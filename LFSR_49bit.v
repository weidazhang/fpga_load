==> flow/design.v <==
`timescale 1ns / 1ps
module LFSR_49Bit #
(
    parameter INIT_VALUE = 49'h1_55AA_AA55_55AA
)
(
    input CLK,
    input RESET,
    output [48:0] DATA_OUT
);
reg [48:0] DATA_OUT;
always@(posedge CLK)
begin
    if(RESET)
    begin
        DATA_OUT = INIT_VALUE;
    end
    else
    begin
        DATA_OUT[48:1] = DATA_OUT[47:0];
        DATA_OUT[0] = DATA_OUT[48]^~DATA_OUT[39];
    end
end
endmodule
=== From RTL to reports: LFSR_49Bit ===
What the tools print for LFSR_49Bit, step after step.
Line numbers count from 1 in the design file above.
Operators: Yosys type, input widths -> output width; for muxes data width and select width s.
Not given: -

* Top: LFSR_49Bit
* Clock port: CLK
* Library: sky130hd
* Corner: tt_025C_1v80

=== After elaboration ===
Yosys after proc, flatten, opt, wreduce and memory -nomap, before mapping. Enables and synchronous resets that opt folds into registers are not counted as muxes. Memory bits, and registers merged into a memory's read port (data or address), are not among the register bits. Print and check cells are not counted. Equal cells are merged and count once.

* Register bits after elaboration: 49

* Bitwise logic cells: 1

{| class="wikitable"
|+ Operators with widths
! kind !! number
|-
| $xnor 1x1->1 || 1
|}

=== Logic depth ===
Yosys ltp: most cells in a row. Word level: on the elaborated netlist, between registers, memories and ports. Mapped: between sequential cells and ports; inverters and the memories' decode and read muxes count.

* Depth in word-level cells: 1
* ABC_AREA: 1
* Depth in mapped cells: 4
* Depth with buffers taken out: 4

=== Netlist ===
Source: synth_stat.txt of the flow (Yosys; design flattened, memories mapped). It holds for the ABC_AREA given above (unset counts as 0); a run with the other value may have another netlist.
The area totals of this step are shown rounded.

* Cell count: 131
* Cell area after synthesis: 1,370 µm²
* Area of sequential cells: 981 µm²
* Mapped flip-flops: 49

{| class="wikitable"
|+ Cells by type
! cell type !! number
|-
| sky130_fd_sc_hd__dfxtp_1 || 49
|-
| sky130_fd_sc_hd__or2_1 || 24
|-
| sky130_fd_sc_hd__inv_1 || 25
|-
| sky130_fd_sc_hd__nor2_1 || 25
|-
| sky130_fd_sc_hd__buf_6 || 2
|-
| sky130_fd_sc_hd__buf_2 || 3
|-
| sky130_fd_sc_hd__nand2_1 || 3
|}

=== Worst setup path after synthesis ===
Source: OpenSTA report_checks on the synthesized netlist (no wires, ideal clock, input and output delay 20% of the period each), path of least setup slack; recovery checks are left aside. Register names are those of the netlist, which keeps one name where synthesis merged equal registers.

* Path type: flip-flop to flip-flop
* From: register DATA_OUT[47]
* To: register DATA_OUT[48]
* Clock period: 0.85 ns
* Launch time at the first pin: 0.000 ns
* Data arrival time: 0.549 ns
* Setup slack: 0.181 ns
* Delay of the path: 0.669 ns
* Stages: 2
* Path buffers: 0
* Synthesis period reached: 0.669 ns

"delay of the path" is the arrival time less input delay plus setup time.
"stages": output pins that drive a net of the path, with the launching flip-flop's if there is one; two outputs of one cell count as two.
"synthesis period reached" = period - worst setup slack (recovery checks aside). The figure is calculated, with input and output delays left at 20% of the set period.

* Cells stage by stage: sky130_fd_sc_hd__dfxtp_1 -> sky130_fd_sc_hd__or2_1
* Cells in the longest elaborated chain: 0

{| class="wikitable"
|+ RTL lines, path post-synthesis
! item !! line !! text
|-
| from (decl) || 9 || <nowiki>output [48:0] DATA_OUT</nowiki>
|-
| from (assign) || 16 || <nowiki>DATA_OUT = INIT_VALUE;</nowiki>
|-
| from (assign) || 20 || <nowiki>DATA_OUT[48:1] = DATA_OUT[47:0];</nowiki>
|-
| to (assign) || 16 ||
|-
| to (assign) || 20 ||
|-
| to (decl) || 9 ||
|}

=== Path in the finished layout ===
Path of least setup slack in the final report of run 2 (OpenROAD, finished layout, wires in). Where an end is a register, its clock arrival counts in the times.

* Path type: flip-flop to output port
* From: register DATA_OUT[44]
* To: output DATA_OUT[44]
* Clock period: 0.478 ns
* External output delay: 0.10 ns
* Launch time at the first pin: 0.35 ns
* Data arrival time: 0.82 ns
* Setup slack: -0.44 ns
* Stages: 2
* Path buffers: 1

* Cells stage by stage: sky130_fd_sc_hd__dfxtp_2 -> sky130_fd_sc_hd__buf_6
* Cells in the longest elaborated chain: 0

{| class="wikitable"
|+ RTL lines, path post-layout
! item !! line !! text
|-
| from (decl) || 9 || <nowiki>output [48:0] DATA_OUT</nowiki>
|-
| from (assign) || 16 || <nowiki>DATA_OUT = INIT_VALUE;</nowiki>
|-
| from (assign) || 20 || <nowiki>DATA_OUT[48:1] = DATA_OUT[47:0];</nowiki>
|-
| to (decl) || 9 ||
|}

Record of 2 stored runs of the RTL-to-layout flow on LFSR_49Bit, platform sky130hd. The runs are unordered. Constraints: input delay and output delay 20% of the set period each, output load 0.01 pF.
"clock period reached": clock period set for the run, less the worst setup slack. It is reckoned from that one timing run; input and output delays stay at 20% of the period that was set.
"worst setup path time": the worst setup path's part of the clock period (all of it between registers, 20% less for each end at a port) less its slack. A launch clock that arrives late makes it longer, a capture clock that arrives late makes it shorter.
"overall power" is the tool's figure for a default switching activity; nothing was simulated.
The measured numbers are rounded.

=== Run 1 ===
{| class="wikitable"
! Setting !! Value
|-
| period_ns || 0.988
|-
| CORE_UTILIZATION || 47
|-
| PLACE_DENSITY || 0.48
|-
| CORE_ASPECT_RATIO || 0.85
|-
| CORE_MARGIN || 5
|-
| CELL_PAD_IN_SITES_GLOBAL_PLACEMENT || 2
|-
| TNS_END_PERCENT || 75
|-
| GPL_ROUTABILITY_DRIVEN || 0
|-
| CTS_CLUSTER_SIZE || 71
|-
| CAP_MARGIN || 15
|-
| SLEW_MARGIN || 10
|-
| MIN_ROUTING_LAYER || met2
|}
No results, placement failed with GPL-0301.

=== Run 2 ===
{| class="wikitable"
! Setting !! Value
|-
| period_ns || 0.478
|-
| CORE_UTILIZATION || 41
|-
| SETUP_SLACK_MARGIN || 0.13
|-
| PLACE_DENSITY || 0.38
|-
| CORE_MARGIN || 4
|-
| ABC_AREA || 1
|-
| CTS_CLUSTER_SIZE || 10
|-
| CAP_MARGIN || 10
|-
| MAX_ROUTING_LAYER || met4
|-
| SLEW_MARGIN || 20
|-
! Result !! Value
|-
| Worst setup slack after layout || -0.439 ns
|-
| Standard-cell area of the final layout || 2,250 µm²
|-
| Area inside the die boundary || 4,320 µm²
|-
| Worst setup path time || 0.82 ns
|-
| Critical path type || flip-flop to output port
|-
| Utilization of the finished layout || 72.1%
|-
| Total negative slack || -27.1 ns
|-
| Overall power || 7.71 mW
|-
| Worst hold slack in the final report || 0.315 ns
|-
| Netlist area reported by Yosys || 1,370 µm²
|-
| Clock period reached || 0.917 ns
|}
